==> flow/design.v <==
module vector_mul_simple (
    input  logic               clk_i,
    input  logic               rst_ni,
    input  logic               in_valid_i,
    input  logic signed [31:0] in_a_i,
    input  logic signed [31:0] in_b_i,
    output logic               out_valid_o,
    output logic signed [63:0] out_result_o
);
    logic in_valid_q1, in_valid_q2;
    always_ff @(posedge clk_i or negedge rst_ni) begin
        if (!rst_ni) begin
            in_valid_q1 <= 1'b0;
            in_valid_q2 <= 1'b0;
        end else begin
            in_valid_q1 <= in_valid_i;
            in_valid_q2 <= in_valid_q1;
        end
    end
  logic signed [16:0] a_hi, b_hi;
  logic signed [16:0] a_lo, b_lo;
  always_comb begin
    a_hi = {in_a_i[31], in_a_i[31:16]};
    b_hi = {in_b_i[31], in_b_i[31:16]};
    a_lo = {1'b0, in_a_i[15:0]};
    b_lo = {1'b0, in_b_i[15:0]};
  end
  logic signed [32:0] pp_ll;  
  logic signed [32:0] pp_hl;  
  logic signed [32:0] pp_lh;  
  logic signed [32:0] pp_hh;  
  vproc_mul_block #(
      .BUF_OPS(1'b1),
      .BUF_MUL(1'b0),
      .BUF_RES(1'b1)
  ) u_mul_ll (
      .clk_i(clk_i),
      .async_rst_ni(rst_ni),
      .sync_rst_ni(rst_ni),
      .op1_i(a_lo),
      .op2_i(b_lo),
      .acc_i('0),
      .acc_flag_i(1'b0),
      .acc_sub_i(1'b0),
      .res_o(pp_ll)
  );
  vproc_mul_block #(
      .BUF_OPS(1'b1),
      .BUF_MUL(1'b0),
      .BUF_RES(1'b1)
  ) u_mul_hl (
      .clk_i(clk_i),
      .async_rst_ni(rst_ni),
      .sync_rst_ni(rst_ni),
      .op1_i(a_hi),
      .op2_i(b_lo),
      .acc_i('0),
      .acc_flag_i(1'b0),
      .acc_sub_i(1'b0),
      .res_o(pp_hl)
  );
  vproc_mul_block #(
      .BUF_OPS(1'b1),
      .BUF_MUL(1'b0),
      .BUF_RES(1'b1)
  ) u_mul_lh (
      .clk_i(clk_i),
      .async_rst_ni(rst_ni),
      .sync_rst_ni(rst_ni),
      .op1_i(a_lo),
      .op2_i(b_hi),
      .acc_i('0),
      .acc_flag_i(1'b0),
      .acc_sub_i(1'b0),
      .res_o(pp_lh)
  );
  vproc_mul_block #(
      .BUF_OPS(1'b1),
      .BUF_MUL(1'b0),
      .BUF_RES(1'b1)
  ) u_mul_hh (
      .clk_i(clk_i),
      .async_rst_ni(rst_ni),
      .sync_rst_ni(rst_ni),
      .op1_i(a_hi),
      .op2_i(b_hi),
      .acc_i('0),
      .acc_flag_i(1'b0),
      .acc_sub_i(1'b0),
      .res_o(pp_hh)
  );
    logic signed [63:0] mult_comb;
    logic signed [63:0] pp_ll_64, pp_hl_64, pp_lh_64, pp_hh_64;
    always_comb begin
        pp_ll_64 = {{(64-33){pp_ll[32]}}, pp_ll};
        pp_hl_64 = {{(64-33){pp_hl[32]}}, pp_hl};
        pp_lh_64 = {{(64-33){pp_lh[32]}}, pp_lh};
        pp_hh_64 = {{(64-33){pp_hh[32]}}, pp_hh};
        mult_comb = pp_ll_64 + ((pp_hl_64 + pp_lh_64) <<< 16) + (pp_hh_64 <<< 32);
    end
    assign out_valid_o = in_valid_q2;
    assign out_result_o = in_valid_q2 ? mult_comb : '0;
endmodule
module vproc_mul_block #(
        parameter bit BUF_OPS  = 1'b0,  
        parameter bit BUF_MUL  = 1'b0,  
        parameter bit BUF_RES  = 1'b0   
    )(
        input  logic        clk_i,
        input  logic        async_rst_ni,
        input  logic        sync_rst_ni,
        input  logic [16:0] op1_i,
        input  logic [16:0] op2_i,
        input  logic [15:0] acc_i,
        input  logic        acc_flag_i,  
        input  logic        acc_sub_i,   
        output logic [32:0] res_o
    );
    logic [16:0] op1_q, op2_q;
    logic [32:0] mul_q, mul_d;
    logic [32:0] res_q, res_d;
    logic unused_acc_inputs;
    assign unused_acc_inputs = ^{acc_i, acc_flag_i, acc_sub_i};
    generate
        if (BUF_OPS) begin : gen_buf_ops
            always_ff @(posedge clk_i) begin
                op1_q <= op1_i;
                op2_q <= op2_i;
            end
        end else begin : gen_no_buf_ops
            always_comb begin
                op1_q = op1_i;
                op2_q = op2_i;
            end
        end
        if (BUF_MUL) begin : gen_buf_mul
            always_ff @(posedge clk_i) begin
                mul_q     <= mul_d;
            end
        end else begin : gen_no_buf_mul
            always_comb begin
                mul_q     = mul_d;
            end
        end
        if (BUF_RES) begin : gen_buf_res
            always_ff @(posedge clk_i) begin
                res_q <= res_d;
            end
        end else begin : gen_no_buf_res
            always_comb begin
                res_q = res_d;
            end
        end
    endgenerate
    assign mul_d = $signed(op1_q) * $signed(op2_q);
    assign res_d = mul_q;  
    assign res_o = res_q;
endmodule
; From RTL to reports: vector_mul_simple
; The steps from the RTL of vector_mul_simple to its reports follow in flow order.
; Line numbers count from 1 in the design file above.
; Operators: Yosys type, input widths -> output width; for muxes data width and select width s.
; Library cell names are shortened.
; A cell with -- has no value.
[inputs]
design = vector_mul_simple
clock_port = clk_i
lib = sky130hd
pvt_corner = tt_025C_1v80

; After elaboration
; Yosys after proc, flatten, opt, wreduce and memory -nomap, before mapping. Enables and synchronous resets that opt folds into registers are not counted as muxes. Memory bits, and registers merged into a memory's read port (data or address), are not among the register bits. Print and check cells are not counted. Equal cells are merged and count once.
[op_classes]
n_addsub = 3
n_mul = 4
muxes = 1
[op_table]
columns = op, n
row1 = $mul 16x16->32, 2
row2 = $mul 16x17->33, 1
row3 = $mul 17x16->33, 1
row4 = $add 51x64->64, 1
row5 = $mux 64, 1
row6 = $add 33x50->51, 1
row7 = $add 33x33->34, 1
[bits]
ff_bits = 196
in_bits = 67
output_inout_bits = 65
elab_cells = 18

; Longest topological paths
; Longest topological path by Yosys (ltp), each cell counted once; first at word level (registers and memories cut), then after technology mapping (sequential cells cut; the memories' decode and read muxes count).
[depth]
word_depth = 4
abc_area = 0
mapped_depth = 25
mapped_depth_nobuf = 23

; Mapped cells and area
; The flow's flattened synthesis, as Yosys stat reports it; memories are mapped. The netlist is that of the ABC_AREA named above (0 if unset); the other value can give another one.
[synth_totals]
mapped_cells = 4953
mapped_area_um2 = 44186.1
seq_area_um2 = 3933.8
ff_cells = 196
buffers = 225
[by_type]
columns = type, n, type_area_um2
row1 = fa_1, 846, 1.69E+04
row2 = ha_1, 510, 6381.12
row3 = dfxtp_1, 194, 3.88E+03
row4 = inv_1, 1012, 3.8E+03
row5 = and2_1, 517, 3.23E+03
row6 = nand2_1, 579, 2.17E+03
row7 = xnor2_1, 119, 1042.25
row8 = clkbuf_1, 224, 840.806
row9 = a21oi_1, 151, 755.725
row10 = a21o_1, 89, 668.141
row11 = nor2_1, 165, 619.344
row12 = xor2_1, 62, 543.021
row13 = o21ai_0, 93, 465.446
row14 = nand2b_1, 43, 269.008
row15 = o21a_1, 30, 225.216
row16 = nand3_1, 39, 195.187
row17 = o21bai_1, 22, 165.158
row18 = nor3_1, 29, 145.139
; Other cell types: 57; their cells: 229.
; By module: a second synthesis without flattening, with its own total; a netlist apart from the flattened one above.
[hier_totals]
hier_cells = 5958
area_unflattened_um2 = 55199.2
; Rows give one instance, submodules left out.
[modules]
columns = mod, instances, n_cells, area_um2, seq_area_um2
row1 = "vproc_mul_block #(BUF_OPS=1, BUF_MUL=0, BUF_RES=1)", 4, 1296, 12354.3, 1341.3
row2 = vector_mul_simple, 1, 774, 5781.8, 50.0

; Worst setup path after synthesis
; OpenSTA on the mapped netlist: ideal clock, no wires. The path of least setup slack (recovery checks aside). Input and output delay are each 20% of the period. Register names are those of the netlist, which keeps one name where synthesis merged equal registers.
[synth_timing]
path_kind = flip-flop to output port
startpoint = register u_mul_hl.res_q[1]
endpoint = output port out_result_o[63]
tclk_ps = 8020
launch_ps = 0
arrival_ps = 5133
path_slack_ps = 1283
delay_ps = 5133
path_stages = 20
synth_period_reached_ps = 6737
; "delay_ps" is the arrival time less input delay plus setup time.
; At an output port there is no setup time.
; "path_stages": output pins that drive a net of the path, with the launching flip-flop's if there is one; two outputs of one cell count as two.
; "synth_period_reached_ps" is the clock period less the worst setup slack; recovery checks do not enter. This is arithmetic on one report: input and output delays are still those of the set period (20% each).
; The rows between start and end are the longest chain of elaborated cells between them; the timing report does not say that the signal goes this way. Where chains are equally long, one stands for them.
; A line is the first line of the expression or statement that the cell stems from. Yosys adds cells for indexed reads and writes and turns some case tables into memories.
[synth_via]
path_cell_list = dfxtp_1 -> ha_1 -> a211oi_1 -> o21ai_2 -> a2111oi_2 -> o31ai_4 -> a2111oi_2 -> o31ai_2 -> nand2_1 -> o21a_1 -> ha_1 -> a21o_1 -> a21o_1 -> a21o_1 -> a21o_1 -> a2111oi_4 -> or3b_1 -> o221a_1 -> or3_1 -> a21oi_2
elab_chain_cells = 4
cone_cells = 4
cone_classes = 3 x add/sub; 1 x mux
[synth_lines]
columns = item, line
row1 = start: declaration, 121  ; logic [32:0] res_q, res_d;
row2 = start: assignment, 147  ; res_q <= res_d;
row3 = $add 33x33->34, 99  ; mult_comb = pp_ll_64 + ((pp_hl_64 + pp_lh_64) <<< 16) + (pp_hh_64 <<< 32);
row4 = $add 33x50->51, 99
row5 = $add 51x64->64, 99
row6 = $mux 64, 102  ; assign out_result_o = in_valid_q2 ? mult_comb : '0;
row7 = end: declaration, 8  ; output logic signed [63:0] out_result_o

; Timing after layout
; Path of least setup slack in the final report of run 2 (OpenROAD, finished layout, wires in). Where an end is a register, its clock arrival counts in the times.
; The path's times are printed in steps of 10 ps; the period is the one set.
[layout_timing]
path_kind = flip-flop to output port
startpoint = register u_mul_hl.res_q[1]
endpoint = output port out_result_o[63]
tclk_ps = 13200
launch_ps = 570
arrival_ps = 7310
path_slack_ps = 3250
path_stages = 21
; The rows between start and end are the longest chain of elaborated cells between them; the timing report does not say that the signal goes this way. Where chains are equally long, one stands for them.
[layout_via]
path_cell_list = dfxtp_1 -> ha_1 -> a211oi_1 -> o21ai_2 -> a2111oi_2 -> o31ai_4 -> a2111oi_2 -> o31ai_2 -> nand2_1 -> o21a_1 -> ha_1 -> a21o_1 -> a21o_1 -> a21o_1 -> a21o_1 -> a2111oi_4 -> or3b_1 -> o221a_1 -> or3_1 -> a21oi_2 -> clkdlybuf4s50_1
elab_chain_cells = 4
cone_cells = 4
cone_classes = 3 x add/sub; 1 x mux
[layout_lines]
columns = item, line
row1 = start: declaration, 121  ; logic [32:0] res_q, res_d;
row2 = start: assignment, 147  ; res_q <= res_d;
row3 = $add 33x33->34, 99  ; mult_comb = pp_ll_64 + ((pp_hl_64 + pp_lh_64) <<< 16) + (pp_hh_64 <<< 32);
row4 = $add 33x50->51, 99
row5 = $add 51x64->64, 99
row6 = $mux 64, 102  ; assign out_result_o = in_valid_q2 ? mult_comb : '0;
row7 = end: declaration, 8  ; output logic signed [63:0] out_result_o

; Measured results for vector_mul_simple: 2 stored runs of the Yosys and OpenROAD flow on sky130hd. The settings differ; the order carries no meaning. The constraints put input and output delay at 20% of the set period each and load the outputs with 0.01 pF.
; "achieved_period_ps" is the run's clock period less its worst setup slack. It is reckoned from that one timing run; input and output delays stay at 20% of the period that was set.
; "worstPathTime_ps" means the part of the period allowed to the worst setup path (the constraints hold back 20% at inputs and 20% at outputs) less its slack; where the path has registers, the arrival times of their clocks count too.
; "worstPathTime_ps" is given in steps of 10 ps.

[run 1: settings]
period_ns = 7.25
CORE_UTILIZATION = 51
SETUP_SLACK_MARGIN = -0.26
CORE_ASPECT_RATIO = 0.98
CORE_MARGIN = 4
CELL_PAD_IN_SITES_DETAIL_PLACEMENT = 2
ABC_AREA = 0
GPL_TIMING_DRIVEN = 0
GPL_ROUTABILITY_DRIVEN = 1
CTS_CLUSTER_SIZE = 35
SLEW_MARGIN = 20
MIN_ROUTING_LAYER = met1
CAP_MARGIN = 20
[run 1: results]
outcome = stopped before the end: placement reported DPL-0033

[run 2: settings]
period_ns = 13.2
CORE_UTILIZATION = 15
PLACE_DENSITY_LB_ADDON = 0.05
CORE_MARGIN = 8
GPL_TIMING_DRIVEN = 1
GPL_ROUTABILITY_DRIVEN = 1
CTS_CLUSTER_DIAMETER = 179
MIN_ROUTING_LAYER = met1
CAP_MARGIN = 20
SLEW_MARGIN = 20
[run 2: results]
layout_utilization_pct = 17.4
worstPathTime_ps = 7310
path_kind = flip-flop to output port
achieved_period_ps = 9954
hold_worst_slack_ps = 363
total_negative_slack_ps = 0
synth_area_um2 = 44186.1
final_stdcell_area_um2 = 50937.6
final_setup_ws_ps = 3246
design_die_area_um2 = 312196.0
